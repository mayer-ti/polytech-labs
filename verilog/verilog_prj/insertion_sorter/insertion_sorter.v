==> flow/design.v <==
module insertion_sorter (
    input wire clk,
    input wire reset,
    input wire start,
    input wire [7:0] data_in_0, data_in_1, data_in_2, data_in_3,
    output reg done,
    output reg [7:0] data_out_0, data_out_1, data_out_2, data_out_3,
	inout reg [2:0] state
);
parameter [2:0] 
    IDLE = 3'b000,
    LOAD = 3'b001,
    SORT_OUTER = 3'b010,
    SORT_INNER = 3'b011,
    DONE = 3'b100;
reg [7:0] array [0:3];
reg [7:0] key;
reg [1:0] i, j;
always @(posedge clk or posedge reset) begin
    if (reset) begin
        state <= IDLE;
        done <= 1'b0;
        array[0] <= 8'b0;
        array[1] <= 8'b0;
        array[2] <= 8'b0;
        array[3] <= 8'b0;
        data_out_0 <= 8'b0;
        data_out_1 <= 8'b0;
        data_out_2 <= 8'b0;
        data_out_3 <= 8'b0;
    end
    else begin
        case (state)
            IDLE: begin
                if (start) begin
                    state <= LOAD;
                    done <= 1'b0;
                end
            end
            LOAD: begin
                array[0] <= data_in_0;
                array[1] <= data_in_1;
                array[2] <= data_in_2;
                array[3] <= data_in_3;
                i <= 2'b01;  
                state <= SORT_OUTER;
            end
            SORT_OUTER: begin
                if (i != 2'b11) begin  
                    key <= array[i];
                    j <= i - 1'b1;
                    state <= SORT_INNER;
                end
                else begin
                    key <= array[3];
                    j <= 2'b10;  
                    state <= SORT_INNER;
                end
            end
            SORT_INNER: begin
                if (j != 2'b11 && array[j] > key) begin  
                    array[j + 1'b1] <= array[j];
                    j <= j - 1'b1;
                end
                else begin
                    array[j + 1'b1] <= key;
                    if (i == 2'b11) begin  
                        state <= DONE;
                    end
                    else begin
                        i <= i + 1'b1;
                        state <= SORT_OUTER;
                    end
                end
            end
            DONE: begin
                data_out_0 <= array[0];
                data_out_1 <= array[1];
                data_out_2 <= array[2];
                data_out_3 <= array[3];
                done <= 1'b1;
                state <= IDLE;
            end
            default: state <= IDLE;
        endcase
    end
end
endmodule
# Tool chain data of insertion_sorter
# Tool output for the design above, in the order of the flow.
# Lines are those of the file above, counted from 1.
# Cell names lack the library's common part.
# A cell with -- has no value.
[design] top_module="insertion_sorter" clock_port="clk" library="sky130hd" corner="tt_025C_1v80"

# Word-level counts
# Yosys after proc, flatten, opt, wreduce and memory -nomap, before mapping. Print and check cells are not counted. Equal cells are merged and count once.
[bits] in_bits=35 output_inout_bits=36 regBits=80 wordCells=91
[classes] n_eq=23 add_sub_neg=4 reduce_logical=17 mux=32 compare=1 n_logic=1
[ops] op="8-bit 2-to-1 mux" count=14
[ops] op="8-bit case mux with 4-bit select" count=2
[ops] op="8-bit case mux with 2-bit select" count=4
[ops] op="2-bit != test with constant B" count=10
[ops] op="2-bit AND reduction" count=7
[ops] op="2-bit == test with constant B" count=6
[ops] op="3-bit case mux with 4-bit select" count=1
[ops] op="3-bit 2-to-1 mux" count=3
[ops] op="8-bit greater-than comparator" count=1
[ops] op="2-bit case mux with 2-bit select" count=2
[ops] op="2-bit 2-to-1 mux" count=4
[ops] op="2-bit by 1-bit == test with 1-bit output with constant B" count=3
[ops] op="2-bit logical NOT" count=3
[ops] op="2-bit nonzero test" count=3
[ops] op="3-bit by 2-bit == test with 1-bit output with constant B" count=2
[ops] op="2-bit by 1-bit adder with 2-bit output with constant B" count=2
[ops] op="2-bit by 1-bit subtractor with 2-bit output with constant B" count=2
[ops] op="4-bit AND reduction" count=1
[ops] op="3-bit by 1-bit == test with 1-bit output with constant B" count=1
[ops] op="3-bit == test with constant B" count=1
[ops] op="3-bit logical NOT" count=1
[ops] op="3-bit AND reduction" count=1
[ops] op="1-bit case mux with 2-bit select" count=1
[ops] op="1-bit logical AND" count=1
[ops] op="1-bit NOT" count=1
[ops] op="1-bit 2-to-1 mux" count=1

# Depth
# Longest topological path by Yosys (ltp), each cell counted once; first at word level (registers and memories cut), then after technology mapping (sequential cells cut; the memories' decode and read muxes count).
[depth] ltp_word=7 ABC_AREA=0 depth_mapped=13 ltp_nobuf=11

# Netlist
# Yosys stat after the flow's synthesis: flattened, memories mapped to cells. It holds for the ABC_AREA given above (unset counts as 0); a run with the other value may have another netlist.
# Totals and module areas in this step are rounded.
[synth_totals] seq_area_um2=2062 area_um2=4130 buf_cells=27 ff_cells=80 cell_count=399
[by_type] cell="dfrtp_1" count=68 type_area_um2=1.7E+03
[by_type] cell="edfxtp_1" count=12 type_area_um2=360.346
[by_type] cell="mux2_2" count=32 type_area_um2=360.346
[by_type] cell="a211oi_1" count=34 type_area_um2=255.245
[by_type] cell="ha_1" count=19 type_area_um2=237.728
[by_type] cell="nor2_1" count=61 type_area_um2=228.97
[by_type] cell="a31oi_1" count=33 type_area_um2=206.448
[by_type] cell="a21oi_1" count=19 type_area_um2=95.091
[by_type] cell="a222oi_1" count=8 type_area_um2=80.077
[by_type] cell="clkbuf_1" count=20 type_area_um2=75.072
[by_type] cell="o211ai_1" count=9 type_area_um2=67.565
[by_type] cell="a22oi_1" count=8 type_area_um2=60.058
[by_type] cell="inv_1" count=16 type_area_um2=60.058
[by_type] cell="nand2_1" count=16 type_area_um2=60.058
[by_type] cell="nand4_1" count=8 type_area_um2=50.048
[by_type] cell="o21ai_0" count=10 type_area_um2=50.048
[by_type] cell="buf_2" count=5 type_area_um2=25.024
[by_type] cell="and2_1" count=3 type_area_um2=18.768
# Not listed: further types 17, cells in them 18.

# Timing after synthesis
# Source: OpenSTA report_checks on the synthesized netlist (no wires, ideal clock, input and output delay 20% of the period each), path of least setup slack; recovery checks are left aside. Register names are those of the netlist, which keeps one name where synthesis merged equal registers.
[synth_timing] path_type="register to register" startpoint="register j[0]" endpoint="register i[0]" t_first_pin_ns=0.000 path_buffers=1 path_slack_ns=1.305 required_time_ns=4.013 stages=12 path_delay_ns=3.045 t_arrival_ns=2.708 tclk_ns=4.35 setup_ns=0.337 synth_period_reached_ns=3.045
# "path_delay_ns" = arrival - input delay + setup time.
# "stages" counts driving pins, that of a launching flip-flop among them; a cell with two outputs on the path counts twice.
# "synth_period_reached_ns" is the clock period less the worst setup slack; recovery checks do not enter. This is arithmetic on one report: input and output delays are still those of the set period (20% each).
# The rows between start and end are the longest chain of elaborated cells between them; the timing report does not say that the signal goes this way. Where chains are equally long, one stands for them.
# Each line given opens the expression or statement behind the cell; cells for indexed reads and writes are added by Yosys, which also makes memories of some case tables.
# A register here has more assigning lines than the two given.
# The path ends at the enable pin of a flip-flop; only ways to that pin are counted.
[synth_between] cell_sequence="edfxtp_1 > inv_1 > ha_1 > clkbuf_1 > a222oi_1 > a21oi_1 > ha_1 > nand4_1 > or3_1 > nand3b_1 > o21ai_0 > a211oi_1" elab_chain_len=7 cells_between=11 cone_classes="compare (1); eq/ne (5); mux (2); reduce/logical (3)"
[synth_lines] item="start, declared" line=18 source="reg [1:0] i, j;"
[synth_lines] item="start, assigned" line=51 source="j <= i - 1'b1;"
[synth_lines] item="start, assigned" line=63 source="j <= j - 1'b1;"
[synth_lines] item="2-bit == test" line=61 source="if (j != 2'b11 && array[j] > key) begin"
[synth_lines] item="8-bit case mux with 4-bit select" line=61
[synth_lines] item="8-bit 2-to-1 mux" line=33 source="case (state)"
[synth_lines] item="8-bit greater-than comparator" line=61
[synth_lines] item="1-bit logical AND" line=61
[synth_lines] item="2-bit != test"
[synth_lines] item="4-bit AND reduction"
[synth_lines] item="end, assigned" line=45 source="i <= 2'b01;"
[synth_lines] item="end, assigned" line=71 source="i <= i + 1'b1;"
[synth_lines] item="end, declared" line=18

# Path in the finished layout
# Path of least setup slack in the final report of entry A (OpenROAD, finished layout, wires in). Where an end is a register, its clock arrival counts in the times.
[layout_timing] path_type="register to register" startpoint="register j[1]" endpoint="register array[3][4]" path_buffers=3 t_arrival_ns=3.28 setup_ns=0.08 path_slack_ns=0.46 t_first_pin_ns=0.35 required_time_ns=3.74 tclk_ns=3.48 stages=14
# The rows between start and end are the longest chain of elaborated cells between them; the timing report does not say that the signal goes this way. Where chains are equally long, one stands for them.
# A register here has more assigning lines than the two given.
# Lines with a computed index may be missing from the assigning lines.
[layout_between] cell_sequence="edfxtp_1 > inv_2 > ha_4 > a222oi_1 > a21oi_1 > ha_1 > nand2_1 > or3_1 > nand3b_1 > buf_4 > buf_6 > o211ai_1 > buf_4 > a31oi_1" elab_chain_len=7 cells_between=17 cone_classes="add/sub (1); compare (1); eq/ne (6); mux (6); reduce/logical (3)"
[layout_lines] item="start, declared" line=18 source="reg [1:0] i, j;"
[layout_lines] item="start, assigned" line=51 source="j <= i - 1'b1;"
[layout_lines] item="start, assigned" line=63 source="j <= j - 1'b1;"
[layout_lines] item="2-bit == test" line=61 source="if (j != 2'b11 && array[j] > key) begin"
[layout_lines] item="8-bit case mux with 4-bit select" line=61
[layout_lines] item="8-bit 2-to-1 mux" line=33 source="case (state)"
[layout_lines] item="8-bit greater-than comparator" line=61
[layout_lines] item="1-bit logical AND" line=61
[layout_lines] item="8-bit 2-to-1 mux" line=61
[layout_lines] item="8-bit case mux with 2-bit select" line=33
[layout_lines] item="end, assigned" line=26 source="array[3] <= 8'b0;"
[layout_lines] item="end, assigned" line=44 source="array[3] <= data_in_3;"
[layout_lines] item="end, declared" line=16 source="reg [7:0] array [0:3];"

## Implementation results

Record of 2 stored runs of the RTL-to-layout flow on insertion_sorter, platform sky130hd. The runs are unordered. Constraints: input delay and output delay 20% of the set period each, output load 0.01 pF.
"achieved clock period" means the clock period less the worst setup slack. The figure is calculated, with input and output delays left at 20% of the set period.
"worst setup path time" means the part of the period allowed to the worst setup path (the constraints hold back 20% at inputs and 20% at outputs) less its slack; where the path has registers, the arrival times of their clocks count too.
"power" rests on the timing tool's default activity at the inputs, not on a simulated workload.
The results are shown rounded.
[entry A] settings: period_ns=3.48, CORE_UTILIZATION=20, SETUP_SLACK_MARGIN=0.93, PLACE_DENSITY_LB_ADDON=0.02, TNS_END_PERCENT=40, CAP_MARGIN=15, SLEW_MARGIN=30, MAX_ROUTING_LAYER=met5, CORE_MARGIN=2
[entry A] result: chip area after synthesis (Yosys) 4130 um^2, die area 21820 um^2, standard-cell area of the final layout 5782 um^2, utilization 0.286, worst setup slack after layout 0.458 ns, total negative slack 0.000 ns, worst hold slack 0.406 ns, power 6.999 mW, achieved clock period 3.022 ns, worst setup path time 3.02 ns, worst setup path kind register to register
[entry B] settings: period_ns=2.25, CORE_UTILIZATION=40, SETUP_SLACK_MARGIN=-0.08, TNS_END_PERCENT=65, ABC_AREA=0, GPL_TIMING_DRIVEN=1, GPL_ROUTABILITY_DRIVEN=0, CTS_CLUSTER_SIZE=53, CAP_MARGIN=40, SLEW_MARGIN=10, CORE_MARGIN=2
[entry B] result: chip area after synthesis (Yosys) 4130 um^2, die area 11150 um^2, standard-cell area of the final layout 5873 um^2, utilization 0.577, worst setup slack after layout -0.768 ns, total negative slack -27.15 ns, worst hold slack 0.132 ns, power 10.98 mW, achieved clock period 3.018 ns, worst setup path time 3.02 ns, worst setup path kind register to register
