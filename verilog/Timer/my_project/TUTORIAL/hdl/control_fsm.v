==> flow/design.v <==
`resetall
`timescale 1ns/10ps
module Control( 
   clk, 
   d, 
   reset, 
   start, 
   stop, 
   zero, 
   beep, 
   clear, 
   hold, 
   load
);
input        clk;
input  [9:0] d;
input        reset;
input        start;
input        stop;
input        zero;
output       beep;
output       clear;
output       hold;
output       load;
wire clk;
wire [9:0] d;
wire reset;
wire start;
wire stop;
wire zero;
reg beep;
reg clear;
reg hold;
reg load;
reg beep_int;
parameter ZEROS = 10'b0;
parameter 
          load_u    = 4'd0,
          load_t    = 4'd1,
          getkey    = 4'd2,
          flush     = 4'd3,
          standby   = 4'd4,
          alarm     = 4'd5,
          counting  = 4'd6,
          end_count = 4'd7,
          suspended = 4'd8;
reg [3:0] current_state, next_state;
always @(
   current_state or 
   d or 
   start or 
   stop or 
   zero
)
begin : next_state_block_proc
   case (current_state) 
      load_u: begin
         next_state = load_t;
      end
      load_t: begin
         if (d!=ZEROS)
            next_state = getkey;
         else
            next_state = load_t;
      end
      getkey: begin
         if (start)
            next_state = standby;
         else if (d!=ZEROS)
            next_state = load_u;
         else if (stop)
            next_state = flush;
         else
            next_state = getkey;
      end
      flush: begin
         if (d!=ZEROS)
            next_state = load_u;
         else
            next_state = flush;
      end
      standby: begin
         if (zero)
            next_state = alarm;
         else if (start)
            next_state = counting;
         else
            next_state = standby;
      end
      alarm: begin
         if (stop)
            next_state = end_count;
         else
            next_state = alarm;
      end
      counting: begin
         if (zero)
            next_state = alarm;
         else if (stop)
            next_state = suspended;
         else
            next_state = counting;
      end
      end_count: begin
         if (stop)
            next_state = flush;
         else
            next_state = end_count;
      end
      suspended: begin
         if (~stop)
            next_state = counting;
         else
            next_state = suspended;
      end
      default: 
         next_state = flush;
   endcase
end  
always @(
   current_state
)
begin : output_block_proc
   beep_int = 0;
   clear = 0;
   hold = 0;
   load = 0;
   case (current_state) 
      load_u: begin
         hold = 1;
         clear = 0;
         load = 1;
      end
      load_t: begin
         hold = 1;
         clear = 0;
         load = 0;
      end
      getkey: begin
         hold = 1;
         clear = 0;
         load = 0;
      end
      standby: begin
         hold = 1;
         clear = 1;
         load = 0 ;
      end
      alarm: begin
         hold = 1;
         clear = 1;
         load = 0;
         beep_int = 1;
      end
      counting: begin
         hold = 0;
         clear = 0;
         load = 0;
      end
      end_count: begin
         hold = 1;
         clear = 1;
         load = 0;
      end
      suspended: begin
         hold = 1;
         clear = 0;
         load = 0;
      end
      default: begin
      end
   endcase
end  
always @(
   negedge clk or 
   posedge reset
) 
begin : clocked_block_proc
   if (reset) begin
      current_state <= flush;
      beep <= 0;
   end
   else 
   begin
      current_state <= next_state;
      beep <= beep_int;
   end
end  
endmodule  
==> From RTL to reports: Control <==
Tool output for the design above, in the order of the flow.
Lines are those of the file above, counted from 1.
Cell names lack the library's common part.
{ "inputs": {"top_module": "Control", "clock": "clk", "library": "sky130hd", "lib_corner": "tt_025C_1v80"} }

==> Elaborated design <==
Source: Yosys, flattened and elaborated, memories not mapped. Widths are those after wreduce; folded enables and synchronous resets count as part of the registers. Registers that Yosys merges into a memory's read port (data or address) are not register bits. Print and check cells do not count. Equal cells are merged and count once.
Yosys's memory passes give these memory sizes; they may raise the number of words (mostly to a power of two), join words into wider ones and drop unused or constant bits.
{ "classes": {"eq_ne": 8, "n_mux": 12, "reduce_logical": 2} }
{ "op_table": {"columns": ["cell", "n"], "rows": [
  ["4-bit case mux with 9-bit select", 1],
  ["4-bit by 3-bit equality test with 1-bit output with constant B", 4],
  ["2-bit two-way mux", 6],
  ["10-bit nonzero test", 1],
  ["4-bit by 2-bit equality test with 1-bit output with constant B", 2],
  ["4-bit two-way mux", 2],
  ["3-bit two-way mux", 2],
  ["4-bit by 1-bit equality test with 1-bit output with constant B", 1],
  ["4-bit equality test with constant B", 1],
  ["4-bit logical NOT", 1],
  ["1-bit two-way mux", 1]
]} }
{ "word_totals": {"regBits": 5, "rom_bits": 64, "n_memories": 1} }
{ "memory_table": {"columns": ["name", "words", "width", "read_ports", "write_ports", "line", "source"], "rows": [
  ["(no name shown)", 16, 4, 1, 0, 128, "case (current_state)"]
]} }

==> Depth <==
Yosys ltp: most cells in a row. Word level: on the elaborated netlist, between registers, memories and ports. Mapped: between sequential cells and ports; inverters and the memories' decode and read muxes count.
{ "depth": {"word_depth": 4, "abc_area": 0, "depth_mapped": 5} }

==> Mapped cells and area <==
The flow's flattened synthesis, as Yosys stat reports it; memories are mapped. The netlist is that of the ABC_AREA named above (0 if unset); the other value can give another one.
{ "mapped": {"cell_count": 53, "mapped_area_um2": 417.9, "seq_area_um2": 127.6, "flip_flops": 5, "buf_cells": 5} }
{ "types": {"columns": ["cell_type", "n"], "rows": [
  ["dfrtn_1", 3],
  ["dfstp_2", 2],
  ["o41ai_1", 3],
  ["o21ai_0", 4],
  ["inv_1", 5],
  ["nor2_1", 5],
  ["nor2b_1", 3],
  ["nor4_1", 3],
  ["nor4b_1", 2],
  ["a21boi_0", 2],
  ["a31oi_1", 2],
  ["clkbuf_1", 3],
  ["a21oi_1", 2],
  ["a311o_1", 1],
  ["buf_2", 2],
  ["nand3_1", 2],
  ["nor4bb_1", 1],
  ["o211a_1", 1]
]} }
Other cell types: 7; their cells: 7.

Hand-over note for Control

Stored flow runs of Control (2 of them; Yosys, OpenROAD, sky130hd). They differ in their settings and are not a sequence. Constraints: input delay and output delay 20% of the set period each, output load 0.01 pF.
By "total design power" is meant OpenSTA's value without simulated activity: inputs other than the clock are taken to toggle once in ten clock periods, and the tool carries that through the logic.

==> job 1: settings <==
{ "period_ns": 3.37, "CORE_UTILIZATION": 71, "SETUP_SLACK_MARGIN": -0.07, "PLACE_DENSITY_LB_ADDON": 0.1, "CELL_PAD_IN_SITES_DETAIL_PLACEMENT": 2, "SLEW_MARGIN": 0, "MIN_ROUTING_LAYER": "met1", "MAX_ROUTING_LAYER": "met5", "CAP_MARGIN": 20, "CORE_MARGIN": 2 }
==> job 1: results <==
no final report: floorplanning broke off with PDN-0185

==> job 2: settings <==
{ "period_ns": 3.75, "CORE_UTILIZATION": 15, "PLACE_DENSITY": 0.59, "HOLD_SLACK_MARGIN": 0.03, "CORE_ASPECT_RATIO": 1.78, "GPL_TIMING_DRIVEN": 0, "CTS_CLUSTER_DIAMETER": 42, "MIN_ROUTING_LAYER": "met1", "CAP_MARGIN": 20, "CORE_MARGIN": 2, "SLEW_MARGIN": 20 }
==> job 2: results <==
area of the synthesized netlist: 417.9 um^2
total die area: 3241.7 um^2
final utilization: 29.8 %
setup slack of the worst path: -0.141 ns
total design power: 0.5490 mW

End of note.
